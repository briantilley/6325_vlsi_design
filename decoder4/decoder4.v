==> flow/design.v <==
`timescale 1ns/1ps
module decoder4(
    output out, 
    input clk,
    input clr,
    input enable, 
    input sig, 
    input prgm);
    wire [3:0] a, b;
    SIPO prgm_register(.clk(clk), .clear(clr), .in(prgm), .out(a), .enable(enable));
    SIPO sig_prgm_register(.clk(clk), .clear(clr), .in(sig), .out(b), .enable(1'b1));
    comp4 comparator(.eq(out), .a(a), .b(b));
endmodule
module SIPO(clk, clear, enable, in, out);
input in,clk,clear,enable;
output [3:0] out;
reg [3:0] tmp;
reg [3:0] out;
always @(posedge clk) begin
  if (clear) begin
    tmp <= 4'b0000;
  end
  else if(enable) begin
    tmp <= tmp << 1;
    tmp[0] <= in;
  end
  out = tmp;
end
endmodule
`timescale 1ns/1ps
module comp4(eq, a, b);
	parameter N = 4;
	input [N-1:0] a, b;
	output wire eq;
  assign eq = ~| (a ^ b);
endmodule
Reports on decoder4
What the tools print for decoder4, step after step.
Line numbers count from 1 in the design file above.
Operators carry their Yosys type and port widths (W data, S select, Z words).
Cell names lack the library's common part.
The mark n/a stands for no value.

inputs
  top = decoder4
  clock port = clk
  library = sky130hd
  library corner = tt_025C_1v80

Elaborated design
Source: Yosys, flattened and elaborated, memories not mapped. Widths are those after wreduce; folded enables and synchronous resets count as part of the registers. Registers that Yosys merges into a memory's read port (data or address) are not register bits. Print and check cells do not count. Equal cells are merged and count once.

word-level totals
  word-level cells = 9
  output and inout bits = 1
  input port bits = 5
  register bits = 16

operators by class
  bitwise logic cells = 1
  reduce/logical cells = 2

operator list
  operator          count
  $xor A4 B4 Y4     1
  $reduce_or A4 Y1  1
  $logic_not A1 Y1  1

Depth
Depth = most cells in a row (Yosys ltp): at word level without a register or memory, in the mapped netlist without a sequential cell, where the memories' decode and read muxes count.

depth
  depth in word-level cells = 3
  ABC_AREA = 0
  gate-level depth with buffers = 3
  mapped depth without buffers = 2

Synthesis result
Source: synth_stat.txt of the flow (Yosys; design flattened, memories mapped). It holds for the ABC_AREA given above (unset counts as 0); a run with the other value may have another netlist.

cell types
  type      count  total area (um^2)
  dfxtp_1   16     320.307
  mux2i_1   4      40.038
  xor2_1    4      35.034
  nor2b_1   4      25.024
  nor2_1    4      15.014
  nor4_2    1      12.512
  clkbuf_2  1      5.005

synthesis totals
  mapped flip-flops = 16
  cell count = 34
  buffer cells = 1
  mapped area = 452.9 um^2
  sequential part of the area = 320.3 um^2

The figures by module come from a second, unflattened synthesis with its own total; it is not the netlist above.

second synthesis, totals
  cells (unflattened synthesis) = 40
  area (unflattened synthesis) = 491.7 um^2

Each row is one instance without its submodules.

by module
  module    times used  cells  seq. area (um^2)  area (um^2)
  SIPO      2           17     160.2             220.2
  comp4     1           5      0.0               47.5
  decoder4  1           1      0.0               3.8

Timing after synthesis
Source: OpenSTA report_checks on the synthesized netlist (no wires, ideal clock, input and output delay 20% of the period each), path of least setup slack; recovery checks are left aside. Register names are those of the netlist, which keeps one name where synthesis merged equal registers.

timing after synthesis
  kind = register -> output
  start = register sig_prgm_register.out[0]
  end = output out
  stages = 3
  required time = 1.400 ns
  launch time at the first pin = 0.000 ns
  slack = 0.597 ns
  period = 1.75 ns
  external output delay = 0.350 ns
  path buffers = 0
  delay of the path = 0.803 ns
  arrival = 0.803 ns
  synthesis period reached = 1.153 ns

"delay of the path" is the arrival time less input delay plus setup time.
A path that ends at an output port has no setup time.
"stages": output pins that drive a net of the path, with the launching flip-flop's if there is one; two outputs of one cell count as two.
"synthesis period reached" is the clock period less the worst setup slack; recovery checks do not enter. This is arithmetic on one report: input and output delays are still those of the set period (20% each).
Between the ends stands the longest chain of elaborated cells between them, by number of cells; it is not shown to be the way that was timed. Of several equally long chains one is given.
Each line given opens the expression or statement behind the cell; cells for indexed reads and writes are added by Yosys, which also makes memories of some case tables.

on the way, after synthesis
  path through = dfxtp_1 xor2_1 nor4_2
  cells in the longest elaborated chain = 3
  elaborated cells between the ends (all ways) = 3
  source lines of those cells = 1
  classes of those cells = 1 x logic; 2 x reduce/logical

RTL lines, path after synthesis
  item              line  RTL
  start, declared   16    output [3:0] out;
  start, assigned   27    out = tmp;
  $xor A4 B4 Y4     35    assign eq = ~| (a ^ b);
  $reduce_or A4 Y1  35
  $logic_not A1 Y1  35
  end, declared     3     output out,

Worst path after layout
From the final timing report of run 1: the path of least setup slack in the routed layout; clock arrival at registers is part of the times.

timing post-layout
  kind = register -> output
  start = register sig_prgm_register.out[0]
  end = output out
  path buffers = 1
  arrival = 1.16 ns
  launch time at the first pin = 0.27 ns
  slack = -0.46 ns
  required time = 0.70 ns
  stages = 4
  period = 0.869 ns
  external output delay = 0.17 ns

Between the ends stands the longest chain of elaborated cells between them, by number of cells; it is not shown to be the way that was timed. Of several equally long chains one is given.

on the way, post-layout
  path through = dfxtp_1 xor2_1 nor4_2 buf_2
  cells in the longest elaborated chain = 3
  elaborated cells between the ends (all ways) = 3
  source lines of those cells = 1
  classes of those cells = 1 x logic; 2 x reduce/logical

RTL lines, path post-layout
  item              line  RTL
  start, declared   16    output [3:0] out;
  start, assigned   27    out = tmp;
  $xor A4 B4 Y4     35    assign eq = ~| (a ^ b);
  $reduce_or A4 Y1  35
  $logic_not A1 Y1  35
  end, declared     3     output out,

Stored flow runs of decoder4 (2 of them; Yosys, OpenROAD, sky130hd). They differ in their settings and are not a sequence. Constraints: input delay and output delay 20% of the set period each, output load 0.01 pF.
"worst setup path time (ns)" = time allowed to the worst setup path (clock period - input delay - output delay, where it has them) - its slack; a late launch clock adds to it, a late capture clock takes from it.
"finish__power__total": no workload was simulated; the value follows from the tool's default switching activity.

settings of run 1
{
  "period_ns": 0.869,
  "CAP_MARGIN": 20,
  "CORE_MARGIN": 2,
  "CORE_UTILIZATION": 40,
  "SLEW_MARGIN": 20
}
report of run 1
yosys chip area after synthesis (um^2): 452.9
finish__design__die__area: 1417.5
finish__design__instance__area__stdcell: 531.8
finish__timing__setup__ws: -0.462
finish__timing__hold__ws: 0.330
finish__power__total: 1.184e-03
worst setup path time (ns): 1.16
worst setup path kind: register -> output

settings of run 2
{
  "period_ns": 1.19,
  "CORE_UTILIZATION": 15,
  "PLACE_DENSITY": 0.83,
  "CTS_CLUSTER_SIZE": 91,
  "CTS_CLUSTER_DIAMETER": 115,
  "CAP_MARGIN": 25,
  "MIN_ROUTING_LAYER": "met2",
  "MAX_ROUTING_LAYER": "met5",
  "CORE_MARGIN": 2,
  "SLEW_MARGIN": 20
}
report of run 2
yosys chip area after synthesis (um^2): 452.9
finish__design__die__area: 3475.1
finish__design__instance__area__stdcell: 569.3
finish__timing__setup__ws: -0.206
finish__timing__hold__ws: 0.331
finish__power__total: 9.525e-04
worst setup path time (ns): 1.16
worst setup path kind: register -> output
